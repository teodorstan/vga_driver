==> flow/design.v <==
`timescale 1ns / 1ps
module CNT#(
parameter pixWidth = 1600,
parameter  bitDim = 15
)
(
	input CLK,
	input RST,
	output [bitDim - 1:0] out
    );
	reg [bitDim - 1 : 0] CNT = 0;
always@(posedge CLK) begin
	if(RST) begin 
		CNT <= 0;
	end else begin 
	if (CNT >= pixWidth - 1) CNT <= 0;
	else CNT <= CNT + 1;
	end
end
assign out = CNT;
endmodule
## From RTL to reports: CNT

Tool output for the design above, in the order of the flow.
Line numbers count from 1 in the design file above.
Cell names lack the library's common part.
Not given: n/a

- Design top: CNT
- Clock port: CLK
- Standard-cell library: sky130hd
- Timing corner: tt_025C_1v80

## Word level

Yosys after proc, flatten, opt, wreduce and memory -nomap, before mapping. Enables and synchronous resets that opt folds into registers are not counted as muxes. Memory bits, and registers merged into a memory's read port (data or address), are not among the register bits. Print and check cells are not counted. Equal cells are merged and count once.

- Register bits after elaboration: 15
- Bits in latches: 0
- RAM bits: 0
- Bits in read-only memories: 0
- Word width x clocked read ports: 0
- Memory cells: 0
- Input port bits: 2
- Output and inout bits: 15
- Elaborated cells: 4

- Add/sub/neg operators: 1
- Multiply operators: 0
- Div/mod/pow operators: 0
- Magnitude comparators: 1
- Equality and inequality tests: 0
- Shift-type cells: 0
- Multiplexer cells: 0
- Bitwise logic cells: 0
- Reduce/logical cells: 1

Operator list:

| cell | count |
|---|---|
| 15-bit by 1-bit adder with 15-bit output (second input constant) | 1 |
| 15-bit by 11-bit >= comparator with 1-bit output (second input constant) | 1 |
| 2-bit OR reduction | 1 |

## Logic depth

Yosys ltp: most cells in a row. Word level: on the elaborated netlist, between registers, memories and ports. Mapped: between sequential cells and ports; inverters and the memories' decode and read muxes count.

- Depth in word-level cells: 2
- ABC_AREA: 0
- Mapped depth: 6

## After synthesis

Source: synth_stat.txt of the flow (Yosys; design flattened, memories mapped). It holds for the ABC_AREA given above (unset counts as 0); a run with the other value may have another netlist.

- Cell count: 61
- Chip area (Yosys): 671.9 um^2
- Sequential part of the area: 300.3 um^2
- Mapped flip-flops: 15

Cells by type:

| type | count | total area (um^2) |
|---|---|---|
| dfxtp_1 | 15 | 300.288 |
| nor4_2 | 10 | 125.12 |
| xnor2_1 | 7 | 61.309 |
| buf_6 | 2 | 22.522 |
| nand3_2 | 2 | 20.019 |
| xor2_1 | 2 | 17.517 |
| nand2_1 | 4 | 15.014 |
| nor2_1 | 4 | 15.014 |
| nor3_1 | 3 | 15.014 |
| ha_1 | 1 | 12.512 |
| or4_4 | 1 | 11.261 |
| nand3_1 | 2 | 10.01 |
| nor3_2 | 1 | 10.01 |
| o211a_1 | 1 | 10.01 |
| inv_1 | 2 | 7.507 |
| nor4_1 | 1 | 6.256 |
| o21ai_1 | 1 | 5.005 |
| clkbuf_1 | 1 | 3.754 |
| conb_1 | 1 | 3.754 |

## Path before layout

Source: OpenSTA report_checks on the synthesized netlist (no wires, ideal clock, input and output delay 20% of the period each), path of least setup slack; recovery checks are left aside. Register names are those of the netlist, which keeps one name where synthesis merged equal registers.

- Kind: reg-to-reg
- Start point: reg CNT[0]
- End point: reg CNT[10]
- Period: 1510 ps
- Launch time at the first pin: 0 ps
- Arrival time: 1375 ps
- Required time: 1422 ps
- Setup slack: 47 ps
- Path delay: 1463 ps
- Stages on the path: 7
- Buffers on the path: 1
- Period reached after synthesis: 1463 ps

"path delay" is the arrival time less input delay plus setup time.
"stages on the path" counts driving pins, that of a launching flip-flop among them; a cell with two outputs on the path counts twice.
"period reached after synthesis" = period - worst setup slack (recovery checks aside). The figure is calculated, with input and output delays left at 20% of the set period.
The rows between start and end are the longest chain of elaborated cells between them; the timing report does not say that the signal goes this way. Where chains are equally long, one stands for them.
A line is the first line of the expression or statement that the cell stems from. Yosys adds cells for indexed reads and writes and turns some case tables into memories.
At most two assigning lines are given for a register; there are more.

- Cell sequence: dfxtp_1 ha_1 nand2_1 nor2_1 o211a_1 buf_6 nor4_2
- Cells in the longest elaborated chain: 2
- Elaborated cells between the ends (all ways): 3
- RTL lines with such cells: 2
- Classes of those cells: add/sub: 1; compare: 1; reduce/logical: 1

Ends and longest elaborated chain, after synthesis:

| item | line | RTL |
|---|---|---|
| start, declared | 11 | `reg [bitDim - 1 : 0] CNT = 0;` |
| start, assigned | 14 | `CNT <= 0;` |
| start, assigned | 17 | `else CNT <= CNT + 1;` |
| 15-bit by 11-bit >= comparator with 1-bit output | 16 | `if (CNT >= pixWidth - 1) CNT <= 0;` |
| 2-bit OR reduction | n/a |  |
| end, assigned | 16 |  |
| end, assigned | 17 |  |
| end, declared | 11 |  |

## Timing after layout

From the final timing report of job 1: the path of least setup slack in the routed layout; clock arrival at registers is part of the times.
The path's times are printed in steps of 10 ps; the period is the one set.

- Kind: reg-to-reg
- Start point: reg CNT[7]
- End point: reg CNT[8]
- Period: 1370 ps
- Launch time at the first pin: 280 ps
- Arrival time: 1590 ps
- Required time: 1560 ps
- Setup slack: -30 ps
- Stages on the path: 6
- Buffers on the path: 1

The rows between start and end are the longest chain of elaborated cells between them; the timing report does not say that the signal goes this way. Where chains are equally long, one stands for them.
At most two assigning lines are given for a register; there are more.

- Cell sequence: dfxtp_4 nor3_4 o21ai_1 o211a_1 buf_4 nor4_2
- Cells in the longest elaborated chain: 2
- Elaborated cells between the ends (all ways): 3
- RTL lines with such cells: 2
- Classes of those cells: add/sub: 1; compare: 1; reduce/logical: 1

Ends and longest elaborated chain, after layout:

| item | line | RTL |
|---|---|---|
| start, declared | 11 | `reg [bitDim - 1 : 0] CNT = 0;` |
| start, assigned | 14 | `CNT <= 0;` |
| start, assigned | 17 | `else CNT <= CNT + 1;` |
| 15-bit by 11-bit >= comparator with 1-bit output | 16 | `if (CNT >= pixWidth - 1) CNT <= 0;` |
| 2-bit OR reduction | n/a |  |
| end, assigned | 16 |  |
| end, assigned | 17 |  |
| end, declared | 11 |  |

Subject: CNT on sky130hd, stored results

Hello all,

CNT through Yosys and OpenROAD on sky130hd: 2 stored runs, unordered, with their settings and measured results. The constraints put input and output delay at 20% of the set period each and load the outputs with 0.01 pF.
"clock period reached" is the run's clock period less its worst setup slack. It is reckoned from that one timing run; input and output delays stay at 20% of the period that was set.
By "worst path time" is meant the share of the clock period that the worst setup path is allowed (20% is reserved at inputs, 20% at outputs), minus its slack. Clock arrival times at its registers enter into it.
"worst path time" is given in steps of 10 ps.
Settings: - = not set for that run.

| setting or result | job 1 | job 2 |
|---|---|---|
| period_ns | 1.37 | 1.48 |
| CORE_UTILIZATION | 42 | 40 |
| PLACE_DENSITY_LB_ADDON | 0.12 | - |
| HOLD_SLACK_MARGIN | 0.29 | - |
| CORE_MARGIN | 6 | 2 |
| CELL_PAD_IN_SITES_DETAIL_PLACEMENT | 0 | - |
| TNS_END_PERCENT | 100 | - |
| ABC_AREA | 0 | - |
| GPL_ROUTABILITY_DRIVEN | 0 | - |
| SLEW_MARGIN | 35 | 20 |
| MAX_ROUTING_LAYER | met5 | - |
| CAP_MARGIN | 20 | 20 |
| SETUP_SLACK_MARGIN | - | 0.19 |
| clock period reached (ps) | 1397 | 1366 |
| area of the synthesized netlist (um^2) | 671.9 | 671.9 |
| worst path time (ps) | 1400 | 1370 |
| kind of the worst setup path | reg-to-reg | reg-to-reg |
| final design utilization (%) | 78.4 | 69.9 |
| final worst hold slack (ps) | 560 | 566 |
| worst slack on setup checks (ps) | -27 | 114 |
| die area (um^2) | 2703.5 | 2023.7 |
| standard-cell area of the final layout (um^2) | 1083.5 | 1077.3 |
| post-route setup TNS (ps) | -62 | 0 |

Thanks
