==> flow/design.v <==
`timescale 1ns / 1ps
module VERT_CNT(
	input CLK,
	input CE,
	output [9:0] out
    );
	 reg [9:0] CNT = 0;
always@(posedge CLK) begin
	if (CE) begin
		if (CNT > 665) CNT <= 0;
		else CNT <= CNT + 1;
	end
end
assign out = CNT;
endmodule
== Step by step through the tools: VERT_CNT ==
The steps from the RTL of VERT_CNT to its reports follow in flow order.
Line numbers count from 1 in the design file above.
Cell names lack the library's common part.
A cell with n/a has no value.

* Top module: VERT_CNT
* Clock port: CLK
* Standard-cell library: sky130hd
* Library corner: tt_025C_1v80

== Word-level counts ==
Yosys after proc, flatten, opt, wreduce and memory -nomap, before mapping. Enables and synchronous resets that opt folds into registers are not counted as muxes. Memory bits, and registers merged into a memory's read port (data or address), are not among the register bits. Print and check cells are not counted. Equal cells are merged and count once.

* $add $sub $neg: 1
* Order comparisons: 1

{| class="wikitable"
|+ Operators by type and width
! kind !! count
|-
| adder 10 x 1 -> 10 bit (second input constant) || 1
|-
| > comparator 10 bit (second input constant) || 1
|}

* Input port bits: 2
* Bits in registers: 10
* Output and inout bits: 10

== Logic depth ==
Yosys ltp: most cells in a row. Word level: on the elaborated netlist, between registers, memories and ports. Mapped: between sequential cells and ports; inverters and the memories' decode and read muxes count.

* Depth in word-level cells: 1
* ABC_AREA: 0
* Mapped depth: 6
* Mapped depth without buffers: 6

== Netlist ==
Yosys stat after the flow's synthesis: flattened, memories mapped to cells. It holds for the ABC_AREA given above (unset counts as 0); a run with the other value may have another netlist.
Totals and module areas in this step are rounded.

* Flip-flop cells: 10
* Cell count: 60
* Synthesis area: 638 um2
* Area of sequential cells: 300 um2

{| class="wikitable"
|+ Cell types
! type !! count
|-
| edfxtp_1 || 10
|-
| nor2_1 || 11
|-
| ha_1 || 3
|-
| xnor2_1 || 4
|-
| o311ai_4 || 1
|-
| nand2_1 || 6
|-
| nand3_2 || 2
|-
| nor3_2 || 2
|-
| inv_1 || 5
|-
| a21oi_1 || 3
|-
| nor4_2 || 1
|-
| a21oi_2 || 1
|-
| nand4b_1 || 1
|-
| o21ai_2 || 1
|-
| o311ai_0 || 1
|-
| o31a_1 || 1
|-
| xor2_1 || 1
|-
| a31oi_1 || 1
|}

Not listed: further types 5, cells in them 5.

== Worst setup path after synthesis ==
Source: OpenSTA report_checks on the synthesized netlist (no wires, ideal clock, input and output delay 20% of the period each), path of least setup slack; recovery checks are left aside. Register names are those of the netlist, which keeps one name where synthesis merged equal registers.

* Path type: reg-to-reg
* From: register CNT[0]
* To: register CNT[6]
* Path delay: 1.654 ns
* Slack: 0.217 ns
* Stages on the path: 6
* Clock period: 1.87 ns
* Time at the first pin: 0.000 ns
* Arrival time: 1.388 ns
* Synthesis period reached: 1.653 ns

"path delay" is the arrival time less input delay plus setup time.
"stages on the path": output pins that drive a net of the path, with the launching flip-flop's if there is one; two outputs of one cell count as two.
"synthesis period reached" = period - worst setup slack (recovery checks aside). The figure is calculated, with input and output delays left at 20% of the set period.
Between the ends stands the longest chain of elaborated cells between them, by number of cells; it is not shown to be the way that was timed. Of several equally long chains one is given.
A line is the first line of the expression or statement that the cell stems from. Yosys adds cells for indexed reads and writes and turns some case tables into memories.

* Cells stage by stage: edfxtp_1 -> ha_1 -> nor2_1 -> nor2_1 -> o311ai_0 -> o22ai_1
* Length of the longest elaborated chain: 1
* Elaborated cells on any way between the ends: 2
* Those cells by class: 1 x add/sub; 1 x compare

{| class="wikitable"
|+ RTL lines, path after synthesis
! what !! line !! text
|-
| start, declared || 7 || <nowiki>reg [9:0] CNT = 0;</nowiki>
|-
| start, assigned || 10 || <nowiki>if (CNT > 665) CNT <= 0;</nowiki>
|-
| start, assigned || 11 || <nowiki>else CNT <= CNT + 1;</nowiki>
|-
| adder 10 x 1 -> 10 bit || 11 ||
|-
| end, assigned || 10 ||
|-
| end, assigned || 11 ||
|-
| end, declared || 7 ||
|}

== Worst path after layout ==
From the final timing report of stored run 1: the path of least setup slack in the routed layout; clock arrival at registers is part of the times.

* Path type: reg-to-reg
* From: register CNT[1]
* To: register CNT[3]
* Time at the first pin: 0.27 ns
* Stages on the path: 8
* Slack: 0.23 ns
* Arrival time: 1.57 ns
* Clock period: 1.78 ns

Between the ends stands the longest chain of elaborated cells between them, by number of cells; it is not shown to be the way that was timed. Of several equally long chains one is given.

* Cells stage by stage: edfxtp_1 -> inv_2 -> ha_2 -> nor2_4 -> o311ai_4 -> buf_6 -> o21ai_4 -> nor2_1
* Length of the longest elaborated chain: 1
* Elaborated cells on any way between the ends: 2
* Those cells by class: 1 x add/sub; 1 x compare

{| class="wikitable"
|+ RTL lines, path post-layout
! what !! line !! text
|-
| start, declared || 7 || <nowiki>reg [9:0] CNT = 0;</nowiki>
|-
| start, assigned || 10 || <nowiki>if (CNT > 665) CNT <= 0;</nowiki>
|-
| start, assigned || 11 || <nowiki>else CNT <= CNT + 1;</nowiki>
|-
| adder 10 x 1 -> 10 bit || 11 ||
|-
| end, assigned || 10 ||
|-
| end, assigned || 11 ||
|-
| end, declared || 7 ||
|}

==> runs of VERT_CNT <==
Measured data: module VERT_CNT, platform sky130hd, 2 stored runs of the flow under differing settings, order arbitrary. Input and output delays are each 20% of the period that was set; the output load is 0.01 pF.
"period achieved" is the run's clock period less its worst setup slack. It is reckoned from that one timing run; input and output delays stay at 20% of the period that was set.
"time on the worst setup path" is the time allowed to the run's worst setup path (the clock period less input and output delay, where it has them) less its slack. Clock arrival times count: a late capture clock shortens it, a late launch clock lengthens it.
"total design power" rests on the timing tool's default activity at the inputs, not on a simulated workload.
Measured values are rounded.

=== Stored run 1 ===
{| class="wikitable"
! Setting !! Value
|-
| period_ns || 1.78
|-
| CORE_UTILIZATION || 28
|-
| SETUP_SLACK_MARGIN || 0.2
|-
| PLACE_DENSITY_LB_ADDON || 0.11
|-
| HOLD_SLACK_MARGIN || 0.25
|-
| CORE_ASPECT_RATIO || 0.63
|-
| CORE_MARGIN || 7
|-
| CELL_PAD_IN_SITES_GLOBAL_PLACEMENT || 0
|-
| TNS_END_PERCENT || 85
|-
| ABC_AREA || 0
|-
| CTS_CLUSTER_DIAMETER || 34
|-
| MAX_ROUTING_LAYER || met4
|-
| CAP_MARGIN || 20
|-
| SLEW_MARGIN || 20
|-
! Result !! Value
|-
| Post-synthesis cell area || 638 um2
|-
| Overall die area || 3,850 um2
|-
| Utilization || 45.8%
|-
| Smallest setup slack || 0.234 ns
|-
| Total negative slack || 0.000 ns
|-
| Worst hold slack after layout || 0.701 ns
|-
| Total design power || 777 uW
|-
| Period achieved || 1.546 ns
|-
| Time on the worst setup path || 1.55 ns
|-
| Kind of the worst setup path || reg-to-reg
|}

=== Stored run 2 ===
{| class="wikitable"
! Setting !! Value
|-
| period_ns || 1.81
|-
| CAP_MARGIN || 20
|-
| CORE_MARGIN || 2
|-
| CORE_UTILIZATION || 40
|-
| SLEW_MARGIN || 20
|-
! Result !! Value
|-
| Post-synthesis cell area || 638 um2
|-
| Overall die area || 1,930 um2
|-
| Utilization || 54.7%
|-
| Smallest setup slack || 0.050 ns
|-
| Total negative slack || 0.000 ns
|-
| Worst hold slack after layout || 0.666 ns
|-
| Total design power || 689 uW
|-
| Period achieved || 1.760 ns
|-
| Time on the worst setup path || 1.40 ns
|-
| Kind of the worst setup path || reg-to-output
|}
